==> flow/design.v <==
module mux(
    input [1:0] mux_sel,
    input serialdata, paritybit,
    output reg out
);
always @(*) begin
    case(mux_sel)
        0: out = 0;            
        1: out = 1;            
        2: out = serialdata;   
        3: out = paritybit;    
    endcase
end
endmodule
module paritycalc(
    input PAR_TYP,
    input [7:0] P_DATA,
    output paritybit
);
assign paritybit = (PAR_TYP) ? ~(^P_DATA) : ^P_DATA;
endmodule
module serializer(
    input ser_en , clk , rst ,
    input [7:0] data ,
    output serialdata , 
    output ser_done 
);
reg [3:0] counter;
assign serialdata = data[counter];
assign ser_done = (counter == 6) ? 1 : 0;
always@(posedge clk) begin
if (rst) begin
    counter <= 0;
end else if (ser_en) begin
    if (counter == 7) begin
        counter <= 0;
    end else begin
        counter <= counter + 1;
    end
end else begin
    counter <= 0;
end
end
endmodule
module tx#(
    parameter IDLE = 0 ,
    parameter START_BIT = 1 ,
    parameter STOP_BIT = 2 ,
    parameter SER_DATA = 3 ,
    parameter PAR_BIT = 4 
    )(
    input clk , rst , PAR_TYP ,  PAR_EN , 
    input [7:0] P_DATA ,
    input DATA_VALID , 
    output TX_OUT ,
    output reg BUSY
);
reg [2:0] cs , ns;
wire ser_done;
reg ser_en;
wire serialdata;
reg [1:0] mux_sel;
wire paritybit;
reg [3:0] counter;
always@(posedge clk) begin
    if(rst) begin
    cs <= IDLE;
    end else cs <= ns;
end
always@(*) begin
    ns = cs;
    case(cs)
    IDLE : if(DATA_VALID) ns = START_BIT;
    START_BIT : ns = SER_DATA;
    SER_DATA : if(ser_done && PAR_EN) ns = PAR_BIT; else if(ser_done) ns = STOP_BIT;
    PAR_BIT : ns = STOP_BIT;
    STOP_BIT : ns = IDLE; 
    default : ns = IDLE;
    endcase
end
always @(posedge clk) begin
    if (rst) begin
        mux_sel <= 0;
        ser_en  <= 0;
        BUSY    <= 0;
    end else begin
        mux_sel <= 0;
        ser_en  <= 0;
        BUSY    <= 0;
        case(cs)
            START_BIT : begin mux_sel <= 0; BUSY <= 1; end
            STOP_BIT  : begin mux_sel <= 1; BUSY <= 1; end
            SER_DATA  : begin mux_sel <= 2; ser_en <= 1; BUSY <= 1; end
            PAR_BIT   : begin mux_sel <= 3; BUSY <= 1; end
        endcase
    end
end
mux mux1(mux_sel , serialdata , paritybit , TX_OUT);
serializer serializer1(ser_en , clk , rst , P_DATA , serialdata , ser_done);
paritycalc paritycalc1(PAR_TYP , P_DATA , paritybit);
endmodule
* Tool chain data of tx
Tool output for the design above, in the order of the flow. Line numbers count from 1 in the design file above. Library cell names are shortened. The mark n/a stands for no value.
Inputs: design top tx, clock port clk, cell library sky130hd, corner tt_025C_1v80

* After elaboration
Source: Yosys, flattened and elaborated, memories not mapped. Widths are those after wreduce. Registers that Yosys merges into a memory's read port (data or address) are not register bits. Print and check cells do not count. Equal cells are merged and count once.
Bit counts: clocked read ports x word width 0, memory bits (read-only) 0, output and inout bits 2, register bits after elaboration 11, input port bits 13, bits in writable memories 0, cells after elaboration 37, bits in latches 0, memories 0
Cells by class: bitwise gates (word level) 2, shifts and indexed selects 1, div/mod/pow operators 0, multiply operators 0, $lt $le $gt $ge 0, multiplexer cells 10, eq/ne operators 11, reductions and logical operators 7, add/subtract/negate cells 1
Operators with widths (count):
- parallel mux 3 bit (select 4 bit) | 1
- 2-to-1 mux 3 bit | 3
- equality test 4 x 3 -> 1 bit (second input constant) | 2
- indexed select 8 x 4 -> 1 bit | 1
- parity 8 bit | 1
- equality test 3 x 2 -> 1 bit (second input constant) | 2
- parallel mux 2 bit (select 3 bit) | 1
- equality test 2 bit (second input constant) | 2
- adder 4 x 1 -> 4 bit (second input constant) | 1
- OR reduction 4 bit | 1
- parallel mux 1 bit (select 4 bit) | 1
- 2-to-1 mux 1 bit | 4
- equality test 3 x 1 -> 1 bit (second input constant) | 1
- equality test 3 bit (second input constant) | 1
- inequality test 3 bit (second input constant) | 1
- logical NOT 3 bit | 1
- OR reduction 3 bit | 1
- NOT 1 bit | 2
- equality test 2 x 1 -> 1 bit (second input constant) | 1
- inequality test 2 bit (second input constant) | 1
- logical NOT 2 bit | 1
- AND reduction 2 bit | 1
- logical AND 1 bit | 1

* Longest topological paths
Depth = most cells in a row (Yosys ltp): at word level without a register or memory, in the mapped netlist without a sequential cell, where the memories' decode and read muxes count.
Depth: depth after elaboration 5, ABC_AREA 0, depth in mapped cells 5, mapped depth without buffers 5

* Netlist
The flow's flattened synthesis, as Yosys stat reports it; memories are mapped. The netlist is that of the ABC_AREA named above (0 if unset); the other value can give another one. Totals and module areas in this step are rounded.
Synthesis totals: standard cells after synthesis 58, mapped area 611 sq um, buffer cells 0, area of sequential cells 280 sq um, flip-flops 14
Cells by type:
- dfxtp_1 | count 14, area in all 280.269 sq um
- xnor2_1 | count 7, area in all 61.309 sq um
- mux4_1 | count 2, area in all 52.55 sq um
- nor2_1 | count 9, area in all 33.782 sq um
- nor2b_1 | count 5, area in all 31.28 sq um
- ha_1 | count 2, area in all 25.024 sq um
- xnor3_1 | count 1, area in all 22.522 sq um
- inv_1 | count 4, area in all 15.014 sq um
- mux2_2 | count 1, area in all 11.261 sq um
- nand3_1 | count 2, area in all 10.01 sq um
- a21oi_2 | count 1, area in all 8.758 sq um
- xor2_1 | count 1, area in all 8.758 sq um
- a21o_1 | count 1, area in all 7.507 sq um
- nand2_1 | count 2, area in all 7.507 sq um
- o21bai_1 | count 1, area in all 7.507 sq um
- nand2b_1 | count 1, area in all 6.256 sq um
- nor4_1 | count 1, area in all 6.256 sq um
- a21oi_1 | count 1, area in all 5.005 sq um
Other cell types: 2; their cells: 2. The figures by module come from a second, unflattened synthesis with its own total; it is not the netlist above.
Unflattened totals: cell total of the unflattened synthesis 59, area (unflattened synthesis) 622 sq um
Each row is one instance without its submodules.
Modules:
- tx | sequential area 180 sq um, cells 29, times used 1, area 287 sq um
- serializer | sequential area 80.1 sq um, cells 20, times used 1, area 238 sq um
- paritycalc | sequential area 0.0 sq um, cells 7, times used 1, area 82.6 sq um
- mux | sequential area 0.0 sq um, cells 3, times used 1, area 15.0 sq um

* Path before layout
OpenSTA on the mapped netlist: ideal clock, no wires. The path of least setup slack (recovery checks aside). Input and output delay are each 20% of the period. Register names are those of the netlist, which keeps one name where synthesis merged equal registers.
Timing path after synthesis: path type reg2out, start reg serializer1.counter[0], end out TX_OUT, output delay 348 ps, launch time at the first pin 0 ps, period 1740 ps, driving pins on the path 5, slack -50 ps, data required time 1392 ps, arrival time 1442 ps, delay of the path 1442 ps, buffers on the path 0, period reached after synthesis 1790 ps
"delay of the path" = arrival - input delay + setup time. At an output port there is no setup time. "driving pins on the path" counts driving pins, that of a launching flip-flop among them; a cell with two outputs on the path counts twice. "period reached after synthesis" = period - worst setup slack (recovery checks aside). The figure is calculated, with input and output delays left at 20% of the set period. Between the ends stands the longest chain of elaborated cells between them, by number of cells; it is not shown to be the way that was timed. Of several equally long chains one is given. Each line given opens the expression or statement behind the cell; cells for indexed reads and writes are added by Yosys, which also makes memories of some case tables. At most two assigning lines are given for a register; there are more.
Between the ends, after synthesis: path through dfxtp_1 -> mux4_1 -> mux2_2 -> a21oi_2 -> o21ai_1, cells in the longest elaborated chain 2, elaborated cells between the ends (all ways) 2, source lines of those cells 2, those cells by class 1 x shift; 1 x mux
RTL lines, path after synthesis:
- start, declared | RTL line 28 | reg [3:0] counter;
- start, assigned | RTL line 33 | counter <= 0;
- start, assigned | RTL line 38 | counter <= counter + 1;
- indexed select 8 x 4 -> 1 bit | RTL line 29 | assign serialdata = data[counter];
- parallel mux 1 bit (select 4 bit) | RTL line 7 | case(mux_sel)
- end, declared | RTL line 55 | output TX_OUT ,

* Path in the finished layout
Path of least setup slack in the final report of entry A (OpenROAD, finished layout, wires in). Where an end is a register, its clock arrival counts in the times. The report prints the path's times to 10 ps; the period is as set.
Timing path after layout: path type in2out, start in P_DATA[0], end out TX_OUT, external input delay 260 ps, launch time at the first pin 260 ps, buffers on the path 2, output delay 260 ps, data required time 1050 ps, arrival time 1740 ps, driving pins on the path 6, period 1310 ps, slack -690 ps
Between the ends stands the longest chain of elaborated cells between them, by number of cells; it is not shown to be the way that was timed. Of several equally long chains one is given.
Between the ends, after layout: path through clkdlybuf4s50_1 -> mux4_2 -> mux2_4 -> a21oi_2 -> o21ai_2 -> buf_2, cells in the longest elaborated chain 4, elaborated cells between the ends (all ways) 5, source lines of those cells 3, those cells by class 1 x shift; 2 x mux; 1 x logic; 1 x reduce/logical
RTL lines, path after layout:
- start, declared | RTL line 53 | input [7:0] P_DATA ,
- parity 8 bit | RTL line 20 | assign paritybit = (PAR_TYP) ? ~(^P_DATA) : ^P_DATA;
- NOT 1 bit | RTL line 20
- 2-to-1 mux 1 bit | RTL line 20
- parallel mux 1 bit (select 4 bit) | RTL line 7 | case(mux_sel)
- end, declared | RTL line 55 | output TX_OUT ,

==> results <==
Top module tx; platform sky130hd; tools Yosys and OpenROAD; 2 stored runs in no particular order. Input and output delays are each 20% of the period that was set; the output load is 0.01 pF.
By "clock period achieved" is meant the clock period of the run minus its worst setup slack. This is arithmetic on one report: input and output delays are still those of the set period (20% each).
"allowed time less slack (worst setup path)" means the part of the period allowed to the worst setup path (the constraints hold back 20% at inputs and 20% at outputs) less its slack; where the path has registers, the arrival times of their clocks count too.
By "total power after layout" is meant OpenSTA's value without simulated activity: inputs other than the clock are taken to toggle once in ten clock periods, and the tool carries that through the logic.
"allowed time less slack (worst setup path)" is given in steps of 10 ps.
Measured values are rounded.

[entry A] flow files
==> flow/run.sh <==
#!/bin/bash
# the make line also repeats the synthesis and layout settings of config.mk as NAME=value (left out here)
make -C /OpenROAD-flow-scripts/flow DESIGN_CONFIG=/design/flow/config.mk WORK_HOME=/design/flow/orfs CLKGATE_MAP_FILE= finish
==> flow/config.mk <==
export PLATFORM = sky130hd
export DESIGN_NAME = tx
export DESIGN_NICKNAME = tx
export VERILOG_FILES = /design/flow/design.v
export SDC_FILE = /design/flow/constraint.sdc
export NUM_CORES = 4
export LEC_CHECK = 0
export CAP_MARGIN = 20
export CELL_PAD_IN_SITES_DETAIL_PLACEMENT = 1
export CELL_PAD_IN_SITES_GLOBAL_PLACEMENT = 2
export CORE_MARGIN = 2
export CORE_UTILIZATION = 36
export CTS_CLUSTER_DIAMETER = 175
export GPL_TIMING_DRIVEN = 1
export PLACE_DENSITY_LB_ADDON = 0.11
export SETUP_SLACK_MARGIN = -0.04
export SLEW_MARGIN = 20
==> flow/constraint.sdc <==
create_clock -name core_clock -period 1.31 [get_ports {clk}]
set_input_delay 0.2620 -clock core_clock [delete_from_list [all_inputs] [get_ports {clk}]]
set_output_delay 0.2620 -clock core_clock [all_outputs]
set_load 0.01 [all_outputs]

[entry A] result: chip area in the Yosys report 611 sq um; die area 2040 sq um; standard-cell area after routing 866 sq um; utilization after routing 56.2%; worst setup slack after layout -694 ps; summed negative setup slack -694 ps; worst hold slack after layout 461 ps; total power after layout 0.886 mW; clock period achieved 2004 ps; allowed time less slack (worst setup path) 1480 ps; class of the worst setup path in2out

[entry B] flow files
==> flow/run.sh <==
#!/bin/bash
# the make line also repeats the synthesis and layout settings of config.mk as NAME=value (left out here)
make -C /OpenROAD-flow-scripts/flow DESIGN_CONFIG=/design/flow/config.mk WORK_HOME=/design/flow/orfs CLKGATE_MAP_FILE= finish
==> flow/config.mk <==
export PLATFORM = sky130hd
export DESIGN_NAME = tx
export DESIGN_NICKNAME = tx
export VERILOG_FILES = /design/flow/design.v
export SDC_FILE = /design/flow/constraint.sdc
export NUM_CORES = 4
export LEC_CHECK = 0
export CAP_MARGIN = 30
export CORE_MARGIN = 2
export CORE_UTILIZATION = 31
export GPL_TIMING_DRIVEN = 0
export MAX_ROUTING_LAYER = met5
export MIN_ROUTING_LAYER = met1
export PLACE_DENSITY_LB_ADDON = 0.12
export SLEW_MARGIN = 20
export TNS_END_PERCENT = 25
==> flow/constraint.sdc <==
create_clock -name core_clock -period 2.33 [get_ports {clk}]
set_input_delay 0.4660 -clock core_clock [delete_from_list [all_inputs] [get_ports {clk}]]
set_output_delay 0.4660 -clock core_clock [all_outputs]
set_load 0.01 [all_outputs]

[entry B] result: chip area in the Yosys report 611 sq um; die area 2340 sq um; standard-cell area after routing 810 sq um; utilization after routing 42.6%; worst setup slack after layout 87 ps; summed negative setup slack 0 ps; worst hold slack after layout 441 ps; total power after layout 0.486 mW; clock period achieved 2243 ps; allowed time less slack (worst setup path) 1310 ps; class of the worst setup path in2out
